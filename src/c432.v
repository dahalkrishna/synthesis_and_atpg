==> flow/design.v <==
module c432 (clk, reset,N1_wire,N4_wire,N8_wire,N11_wire,N14_wire,N17_wire,N21_wire,N24_wire,N27_wire,N30_wire,
             N34_wire,N37_wire,N40_wire,N43_wire,N47_wire,N50_wire,N53_wire,N56_wire,N60_wire,N63_wire,
             N66_wire,N69_wire,N73_wire,N76_wire,N79_wire,N82_wire,N86_wire,N89_wire,N92_wire,N95_wire,
             N99_wire,N102_wire,N105_wire,N108_wire,N112_wire,N115_wire,N223,N329,N370,N421,
             N430,N431,N432);
input wire clk, reset,N1_wire,N4_wire,N8_wire,N11_wire,N14_wire,N17_wire,N21_wire,N24_wire,N27_wire,N30_wire,
             N34_wire,N37_wire,N40_wire,N43_wire,N47_wire,N50_wire,N53_wire,N56_wire,N60_wire,N63_wire,
             N66_wire,N69_wire,N73_wire,N76_wire,N79_wire,N82_wire,N86_wire,N89_wire,N92_wire,N95_wire,
             N99_wire,N102_wire,N105_wire,N108_wire,N112_wire,N115_wire;
reg N1,N4,N8,N11,N14,N17,N21,N24,N27,N30,
      N34,N37,N40,N43,N47,N50,N53,N56,N60,N63,
      N66,N69,N73,N76,N79,N82,N86,N89,N92,N95,
      N99,N102,N105,N108,N112,N115;
output reg N223,N329,N370,N421,N430,N431,N432;
wire N223_wire,N329_wire,N370_wire,N421_wire,N430_wire,N431_wire,N432_wire;
wire N118,N119,N122,N123,N126,N127,N130,N131,N134,N135,
     N138,N139,N142,N143,N146,N147,N150,N151,N154,N157,
     N158,N159,N162,N165,N168,N171,N174,N177,N180,N183,
     N184,N185,N186,N187,N188,N189,N190,N191,N192,N193,
     N194,N195,N196,N197,N198,N199,N203,N213,N224,N227,
     N230,N233,N236,N239,N242,N243,N246,N247,N250,N251,
     N254,N255,N256,N257,N258,N259,N260,N263,N264,N267,
     N270,N273,N276,N279,N282,N285,N288,N289,N290,N291,
     N292,N293,N294,N295,N296,N300,N301,N302,N303,N304,
     N305,N306,N307,N308,N309,N319,N330,N331,N332,N333,
     N334,N335,N336,N337,N338,N339,N340,N341,N342,N343,
     N344,N345,N346,N347,N348,N349,N350,N351,N352,N353,
     N354,N355,N356,N357,N360,N371,N372,N373,N374,N375,
     N376,N377,N378,N379,N380,N381,N386,N393,N399,N404,
     N407,N411,N414,N415,N416,N417,N418,N419,N420,N422,
     N425,N428,N429;
	always @ (posedge clk or posedge reset) begin 
		if (reset) begin
			N1	<= 	1'b0;
			N4	<= 	1'b0;
			N8	<= 	1'b0;
			N11	<= 	1'b0;
			N14	<= 	1'b0;
			N17	<= 	1'b0;
			N21	<= 	1'b0;
			N24	<= 	1'b0;
			N27	<= 	1'b0;
			N30	<= 	1'b0;
			N34	<= 	1'b0;
			N37	<= 	1'b0;
			N40	<= 	1'b0;
			N43	<= 	1'b0;
			N47	<= 	1'b0;
			N50	<= 	1'b0;
			N53	<= 	1'b0;
			N56	<= 	1'b0;
			N60	<= 	1'b0;
			N63	<= 	1'b0;
			N66	<= 	1'b0;
			N69	<= 	1'b0;
			N73	<= 	1'b0;
			N76	<= 	1'b0;
			N79	<= 	1'b0;
			N82	<= 	1'b0;
			N86	<= 	1'b0;
			N89	<= 	1'b0;
			N92	<= 	1'b0;
			N95	<= 	1'b0;
			N99	<= 	1'b0;
			N102	<= 	1'b0;
			N105	<= 	1'b0;
			N108	<= 	1'b0;
			N112	<= 	1'b0;
			N115	<= 	1'b0;
			N223	<= 	1'b0;
			N329	<= 	1'b0;
			N370	<= 	1'b0;
			N421	<= 	1'b0;
			N430	<= 	1'b0;
			N431	<= 	1'b0;
			N432	<= 	1'b0;
		end
		else begin
			N1<= N1_wire;
			N4<= N4_wire;
			N8<= N8_wire;
			N11<= N11_wire;
			N14<= N14_wire;
			N17<= N17_wire;
			N21<= N21_wire;
			N24<= N24_wire;
			N27<= N27_wire;
			N30<= N30_wire;
			N34<= N34_wire;
			N37<= N37_wire;
			N40<= N40_wire;
			N43<= N43_wire;
			N47<= N47_wire;
			N50<= N50_wire;
			N53<= N53_wire;
			N56<= N56_wire;
			N60<= N60_wire;
			N63<= N63_wire;
			N66<= N66_wire;
			N69<= N69_wire;
			N73<= N73_wire;
			N76<= N76_wire;
			N79<= N79_wire;
			N82<= N82_wire;
			N86<= N86_wire;
			N89<= N89_wire;
			N92<= N92_wire;
			N95<= N95_wire;
			N99<= N99_wire;
			N102<= N102_wire;
			N105<= N105_wire;
			N108<= N108_wire;
			N112<= N112_wire;
			N115<= N115_wire;
			N223<= N223_wire;
			N329<= N329_wire;
			N370<= N370_wire;
			N421<= N421_wire;
			N430<= N430_wire;
			N431<= N431_wire;
			N432<= N432_wire;
		end
	end
not NOT1_1 (N118, N1);
not NOT1_2 (N119, N4);
not NOT1_3 (N122, N11);
not NOT1_4 (N123, N17);
not NOT1_5 (N126, N24);
not NOT1_6 (N127, N30);
not NOT1_7 (N130, N37);
not NOT1_8 (N131, N43);
not NOT1_9 (N134, N50);
not NOT1_10 (N135, N56);
not NOT1_11 (N138, N63);
not NOT1_12 (N139, N69);
not NOT1_13 (N142, N76);
not NOT1_14 (N143, N82);
not NOT1_15 (N146, N89);
not NOT1_16 (N147, N95);
not NOT1_17 (N150, N102);
not NOT1_18 (N151, N108);
nand NAND2_19 (N154, N118, N4);
nor NOR2_20 (N157, N8, N119);
nor NOR2_21 (N158, N14, N119);
nand NAND2_22 (N159, N122, N17);
nand NAND2_23 (N162, N126, N30);
nand NAND2_24 (N165, N130, N43);
nand NAND2_25 (N168, N134, N56);
nand NAND2_26 (N171, N138, N69);
nand NAND2_27 (N174, N142, N82);
nand NAND2_28 (N177, N146, N95);
nand NAND2_29 (N180, N150, N108);
nor NOR2_30 (N183, N21, N123);
nor NOR2_31 (N184, N27, N123);
nor NOR2_32 (N185, N34, N127);
nor NOR2_33 (N186, N40, N127);
nor NOR2_34 (N187, N47, N131);
nor NOR2_35 (N188, N53, N131);
nor NOR2_36 (N189, N60, N135);
nor NOR2_37 (N190, N66, N135);
nor NOR2_38 (N191, N73, N139);
nor NOR2_39 (N192, N79, N139);
nor NOR2_40 (N193, N86, N143);
nor NOR2_41 (N194, N92, N143);
nor NOR2_42 (N195, N99, N147);
nor NOR2_43 (N196, N105, N147);
nor NOR2_44 (N197, N112, N151);
nor NOR2_45 (N198, N115, N151);
and AND9_46 (N199, N154, N159, N162, N165, N168, N171, N174, N177, N180);
not NOT1_47 (N203, N199);
not NOT1_48 (N213, N199);
not NOT1_49 (N223_wire, N199);
xor XOR2_50 (N224, N203, N154);
xor XOR2_51 (N227, N203, N159);
xor XOR2_52 (N230, N203, N162);
xor XOR2_53 (N233, N203, N165);
xor XOR2_54 (N236, N203, N168);
xor XOR2_55 (N239, N203, N171);
nand NAND2_56 (N242, N1, N213);
xor XOR2_57 (N243, N203, N174);
nand NAND2_58 (N246, N213, N11);
xor XOR2_59 (N247, N203, N177);
nand NAND2_60 (N250, N213, N24);
xor XOR2_61 (N251, N203, N180);
nand NAND2_62 (N254, N213, N37);
nand NAND2_63 (N255, N213, N50);
nand NAND2_64 (N256, N213, N63);
nand NAND2_65 (N257, N213, N76);
nand NAND2_66 (N258, N213, N89);
nand NAND2_67 (N259, N213, N102);
nand NAND2_68 (N260, N224, N157);
nand NAND2_69 (N263, N224, N158);
nand NAND2_70 (N264, N227, N183);
nand NAND2_71 (N267, N230, N185);
nand NAND2_72 (N270, N233, N187);
nand NAND2_73 (N273, N236, N189);
nand NAND2_74 (N276, N239, N191);
nand NAND2_75 (N279, N243, N193);
nand NAND2_76 (N282, N247, N195);
nand NAND2_77 (N285, N251, N197);
nand NAND2_78 (N288, N227, N184);
nand NAND2_79 (N289, N230, N186);
nand NAND2_80 (N290, N233, N188);
nand NAND2_81 (N291, N236, N190);
nand NAND2_82 (N292, N239, N192);
nand NAND2_83 (N293, N243, N194);
nand NAND2_84 (N294, N247, N196);
nand NAND2_85 (N295, N251, N198);
and AND9_86 (N296, N260, N264, N267, N270, N273, N276, N279, N282, N285);
not NOT1_87 (N300, N263);
not NOT1_88 (N301, N288);
not NOT1_89 (N302, N289);
not NOT1_90 (N303, N290);
not NOT1_91 (N304, N291);
not NOT1_92 (N305, N292);
not NOT1_93 (N306, N293);
not NOT1_94 (N307, N294);
not NOT1_95 (N308, N295);
not NOT1_96 (N309, N296);
not NOT1_97 (N319, N296);
not NOT1_98 (N329_wire, N296);
xor XOR2_99 (N330, N309, N260);
xor XOR2_100 (N331, N309, N264);
xor XOR2_101 (N332, N309, N267);
xor XOR2_102 (N333, N309, N270);
nand NAND2_103 (N334, N8, N319);
xor XOR2_104 (N335, N309, N273);
nand NAND2_105 (N336, N319, N21);
xor XOR2_106 (N337, N309, N276);
nand NAND2_107 (N338, N319, N34);
xor XOR2_108 (N339, N309, N279);
nand NAND2_109 (N340, N319, N47);
xor XOR2_110 (N341, N309, N282);
nand NAND2_111 (N342, N319, N60);
xor XOR2_112 (N343, N309, N285);
nand NAND2_113 (N344, N319, N73);
nand NAND2_114 (N345, N319, N86);
nand NAND2_115 (N346, N319, N99);
nand NAND2_116 (N347, N319, N112);
nand NAND2_117 (N348, N330, N300);
nand NAND2_118 (N349, N331, N301);
nand NAND2_119 (N350, N332, N302);
nand NAND2_120 (N351, N333, N303);
nand NAND2_121 (N352, N335, N304);
nand NAND2_122 (N353, N337, N305);
nand NAND2_123 (N354, N339, N306);
nand NAND2_124 (N355, N341, N307);
nand NAND2_125 (N356, N343, N308);
and AND9_126 (N357, N348, N349, N350, N351, N352, N353, N354, N355, N356);
not NOT1_127 (N360, N357);
not NOT1_128 (N370_wire, N357);
nand NAND2_129 (N371, N14, N360);
nand NAND2_130 (N372, N360, N27);
nand NAND2_131 (N373, N360, N40);
nand NAND2_132 (N374, N360, N53);
nand NAND2_133 (N375, N360, N66);
nand NAND2_134 (N376, N360, N79);
nand NAND2_135 (N377, N360, N92);
nand NAND2_136 (N378, N360, N105);
nand NAND2_137 (N379, N360, N115);
nand NAND4_138 (N380, N4, N242, N334, N371);
nand NAND4_139 (N381, N246, N336, N372, N17);
nand NAND4_140 (N386, N250, N338, N373, N30);
nand NAND4_141 (N393, N254, N340, N374, N43);
nand NAND4_142 (N399, N255, N342, N375, N56);
nand NAND4_143 (N404, N256, N344, N376, N69);
nand NAND4_144 (N407, N257, N345, N377, N82);
nand NAND4_145 (N411, N258, N346, N378, N95);
nand NAND4_146 (N414, N259, N347, N379, N108);
not NOT1_147 (N415, N380);
and AND8_148 (N416, N381, N386, N393, N399, N404, N407, N411, N414);
not NOT1_149 (N417, N393);
not NOT1_150 (N418, N404);
not NOT1_151 (N419, N407);
not NOT1_152 (N420, N411);
nor NOR2_153 (N421_wire, N415, N416);
nand NAND2_154 (N422, N386, N417);
nand NAND4_155 (N425, N386, N393, N418, N399);
nand NAND3_156 (N428, N399, N393, N419);
nand NAND4_157 (N429, N386, N393, N407, N420);
nand NAND4_158 (N430_wire, N381, N386, N422, N399);
nand NAND4_159 (N431_wire, N381, N386, N425, N428);
nand NAND4_160 (N432_wire, N381, N422, N425, N429);
endmodule
# == Step by step through the tools: c432 ==
# What the tools print for c432, step after step.
# Lines are those of the file above, counted from 1.
# A cell with n/a has no value.
# design
top_module,c432
clock_port,clk
lib,sky130hd
pvt_corner,tt_025C_1v80

# == After elaboration ==
# Yosys after proc, flatten, opt, wreduce and memory -nomap, before mapping. Enables and synchronous resets that opt folds into registers are not counted as muxes. Memory bits, and registers merged into a memory's read port (data or address), are not among the register bits. Print and check cells are not counted. Equal cells are merged and count once.
# word_totals
wordCells,325
in_bits,38
out_inout_bits,7
reg_bits,43
# op_classes
n_logic,282
# ops
operator,n
bitwise AND 1 bit,136
inverter 1 bit,109
OR 1 bit,19
bitwise XOR 1 bit,18

# == Logic depth ==
# Depth = most cells in a row (Yosys ltp): at word level without a register or memory, in the mapped netlist without a sequential cell, where the memories' decode and read muxes count.
# logic_depth
word_depth,50
abc_area,0
depth_mapped,12
mapped_depth_nobuf,11

# == Synthesis result ==
# Source: synth_stat.txt of the flow (Yosys; design flattened, memories mapped). It holds for the ABC_AREA given above (unset counts as 0); a run with the other value may have another netlist.
# The area totals of this step are shown rounded.
# synth_totals
stdcells,166
sequential_area_mm2,0.00108
flip_flops,43
buf_cells,1
mapped_area_mm2,0.00186
# by_type
type,n,type_area_um2
sky130_fd_sc_hd__dfrtp_1,43,1.08E+03
sky130_fd_sc_hd__nand2b_1,9,56.304
sky130_fd_sc_hd__nand2_1,14,52.55
sky130_fd_sc_hd__inv_1,11,41.29
sky130_fd_sc_hd__nor2b_1,6,37.536
sky130_fd_sc_hd__a21oi_1,7,35.034
sky130_fd_sc_hd__nor2_1,9,33.782
sky130_fd_sc_hd__o221ai_1,3,26.275
sky130_fd_sc_hd__a22oi_1,3,22.522
sky130_fd_sc_hd__nand3_1,4,20.019
sky130_fd_sc_hd__o21ai_0,4,20.019
sky130_fd_sc_hd__and2_1,3,18.768
sky130_fd_sc_hd__a211o_1,2,17.517
sky130_fd_sc_hd__a221oi_1,2,17.517
sky130_fd_sc_hd__o31a_1,2,17.517
sky130_fd_sc_hd__o41ai_1,2,17.517
sky130_fd_sc_hd__a21oi_4,1,16.266
sky130_fd_sc_hd__a211oi_1,2,15.014
# Other cell types: 30; their cells: 39.

# == Timing after synthesis ==
# OpenSTA on the mapped netlist: ideal clock, no wires. The path of least setup slack (recovery checks aside). Input and output delay are each 20% of the period. Register names are those of the netlist, which keeps one name where synthesis merged equal registers.
# synth_timing
kind,flip-flop to flip-flop
startpoint,reg N69
endpoint,reg N421
setup_ns,0.124
clock_period_ns,3.29
path_slack_ns,0.768
t_first_pin_ns,0.000
required_time_ns,3.166
arrival_ns,2.398
n_path_buf,1
path_delay_ns,2.522
driving_pins,12
period_less_setup_slack_ns,2.522
# "path_delay_ns" = arrival - input delay + setup time.
# "driving_pins": output pins that drive a net of the path, with the launching flip-flop's if there is one; two outputs of one cell count as two.
# "period_less_setup_slack_ns" is the clock period less the worst setup slack; recovery checks do not enter. This is arithmetic on one report: input and output delays are still those of the set period (20% each).
# The rows between start and end are the longest chain of elaborated cells between them; the timing report does not say that the signal goes this way. Where chains are equally long, one stands for them.
# Each line given opens the expression or statement behind the cell; cells for indexed reads and writes are added by Yosys, which also makes memories of some case tables.
# synth_between
path_cell_list,sky130_fd_sc_hd__dfrtp_1 sky130_fd_sc_hd__nor2b_1 sky130_fd_sc_hd__a211o_1 sky130_fd_sc_hd__o31a_1 sky130_fd_sc_hd__o221ai_2 sky130_fd_sc_hd__or2_1 sky130_fd_sc_hd__buf_6 sky130_fd_sc_hd__a221oi_1 sky130_fd_sc_hd__o2111ai_1 sky130_fd_sc_hd__nand3b_1 sky130_fd_sc_hd__nand2b_4 sky130_fd_sc_hd__o31a_1
elab_chain_cells,45
cells_between,191
cone_classes,logic (191)
# synth_rtl
item,line_no,source
"start, declared",12,"N66,N69,N73,N76,N79,N82,N86,N89,N92,N95,"
"start, assigned",55,N69 <= 1'b0;
"start, assigned",100,N69<= N69_wire;
bitwise AND 1 bit,149,"nand NAND2_26 (N171, N138, N69);"
inverter 1 bit,149,
bitwise AND 1 bit (4 in a row),169,"and AND9_46 (N199, N154, N159, N162, N165, N168, N171, N174, N177, N180);"
inverter 1 bit,170,"not NOT1_47 (N203, N199);"
bitwise XOR 1 bit,173,"xor XOR2_50 (N224, N203, N154);"
bitwise AND 1 bit,191,"nand NAND2_68 (N260, N224, N157);"
inverter 1 bit,191,
[21 not listed],n/a,
bitwise AND 1 bit,253,"nand NAND2_130 (N372, N360, N27);"
inverter 1 bit,253,
bitwise AND 1 bit (2 in a row),262,"nand NAND4_139 (N381, N246, N336, N372, N17);"
inverter 1 bit,262,
bitwise AND 1 bit (7 in a row),271,"and AND8_148 (N416, N381, N386, N393, N399, N404, N407, N411, N414);"
OR 1 bit,276,"nor NOR2_153 (N421_wire, N415, N416);"
inverter 1 bit,276,
"end, assigned",73,N421 <= 1'b0;
"end, assigned",118,N421<= N421_wire;
"end, declared",14,"output reg N223,N329,N370,N421,N430,N431,N432;"
# Nets of the timed path that keep an RTL name, with a line that drives or declares them; the list need not be complete.
# synth_named_nets
signal,line_no,source
N309,219,"not NOT1_96 (N309, N296);"
N430_wire,281,"nand NAND4_158 (N430_wire, N381, N386, N422, N399);"

# == Timing after layout ==
# Path of least setup slack in the final report of job 1 (OpenROAD, finished layout, wires in). Where an end is a register, its clock arrival counts in the times.
# layout_timing
kind,flip-flop to flip-flop
startpoint,reg N95
endpoint,reg N421
path_slack_ns,1.14
arrival_ns,3.34
setup_ns,0.10
driving_pins,11
required_time_ns,4.48
n_path_buf,0
t_first_pin_ns,0.36
clock_period_ns,4.22
# The rows between start and end are the longest chain of elaborated cells between them; the timing report does not say that the signal goes this way. Where chains are equally long, one stands for them.
# layout_between
path_cell_list,sky130_fd_sc_hd__dfrtp_1 sky130_fd_sc_hd__nand2b_1 sky130_fd_sc_hd__o2111ai_2 sky130_fd_sc_hd__o41ai_1 sky130_fd_sc_hd__and3b_2 sky130_fd_sc_hd__or2_1 sky130_fd_sc_hd__a211oi_1 sky130_fd_sc_hd__o2111ai_1 sky130_fd_sc_hd__nand3b_1 sky130_fd_sc_hd__nand2b_4 sky130_fd_sc_hd__o31a_1
elab_chain_cells,43
cells_between,189
cone_classes,logic (189)
# layout_rtl
item,line_no,source
"start, declared",12,"N66,N69,N73,N76,N79,N82,N86,N89,N92,N95,"
"start, assigned",63,N95 <= 1'b0;
"start, assigned",108,N95<= N95_wire;
bitwise AND 1 bit,151,"nand NAND2_28 (N177, N146, N95);"
inverter 1 bit,151,
bitwise AND 1 bit (2 in a row),169,"and AND9_46 (N199, N154, N159, N162, N165, N168, N171, N174, N177, N180);"
inverter 1 bit,170,"not NOT1_47 (N203, N199);"
bitwise XOR 1 bit,173,"xor XOR2_50 (N224, N203, N154);"
bitwise AND 1 bit,191,"nand NAND2_68 (N260, N224, N157);"
inverter 1 bit,191,
[21 not listed],n/a,
bitwise AND 1 bit,253,"nand NAND2_130 (N372, N360, N27);"
inverter 1 bit,253,
bitwise AND 1 bit (2 in a row),262,"nand NAND4_139 (N381, N246, N336, N372, N17);"
inverter 1 bit,262,
bitwise AND 1 bit (7 in a row),271,"and AND8_148 (N416, N381, N386, N393, N399, N404, N407, N411, N414);"
OR 1 bit,276,"nor NOR2_153 (N421_wire, N415, N416);"
inverter 1 bit,276,
"end, assigned",73,N421 <= 1'b0;
"end, assigned",118,N421<= N421_wire;
"end, declared",14,"output reg N223,N329,N370,N421,N430,N431,N432;"
# Nets of the timed path that keep an RTL name, with a line that drives or declares them; the list need not be complete.
# layout_named_nets
signal,line_no,source
N430_wire,281,"nand NAND4_158 (N430_wire, N381, N386, N422, N399);"

# 2 stored runs of c432 in the flow (synthesis by Yosys, layout by OpenROAD, sky130hd cells), in arbitrary order. Constraints: input delay and output delay 20% of the set period each, output load 0.01 pF.
# The measured numbers are rounded.
# Settings: - = not set for that run.
# Among the results, - means that no value is shown for the run.
run,period_ns,CORE_UTILIZATION,PLACE_DENSITY_LB_ADDON,CORE_ASPECT_RATIO,CORE_MARGIN,TNS_END_PERCENT,ABC_AREA,MIN_ROUTING_LAYER,CAP_MARGIN,SLEW_MARGIN,PLACE_DENSITY,CELL_PAD_IN_SITES_DETAIL_PLACEMENT,GPL_TIMING_DRIVEN,dieArea_mm2,finish.utilization_pct,yosys.chip_area_mm2,tns_setup_ns,final_hold_ws_ns,worst_setup_slack_ns
job 1,4.22,63,0.2,1.12,2,55,0,met1,20,20,-,-,-,0.0034,86.8,0.00186,0.000,0.596,1.14
job 2,2.41,62,-,-,6,25,-,met2,20,30,0.36,0,0,-,-,-,-,-,-
# Job 2: no final report: routing broke off with DPL-0038
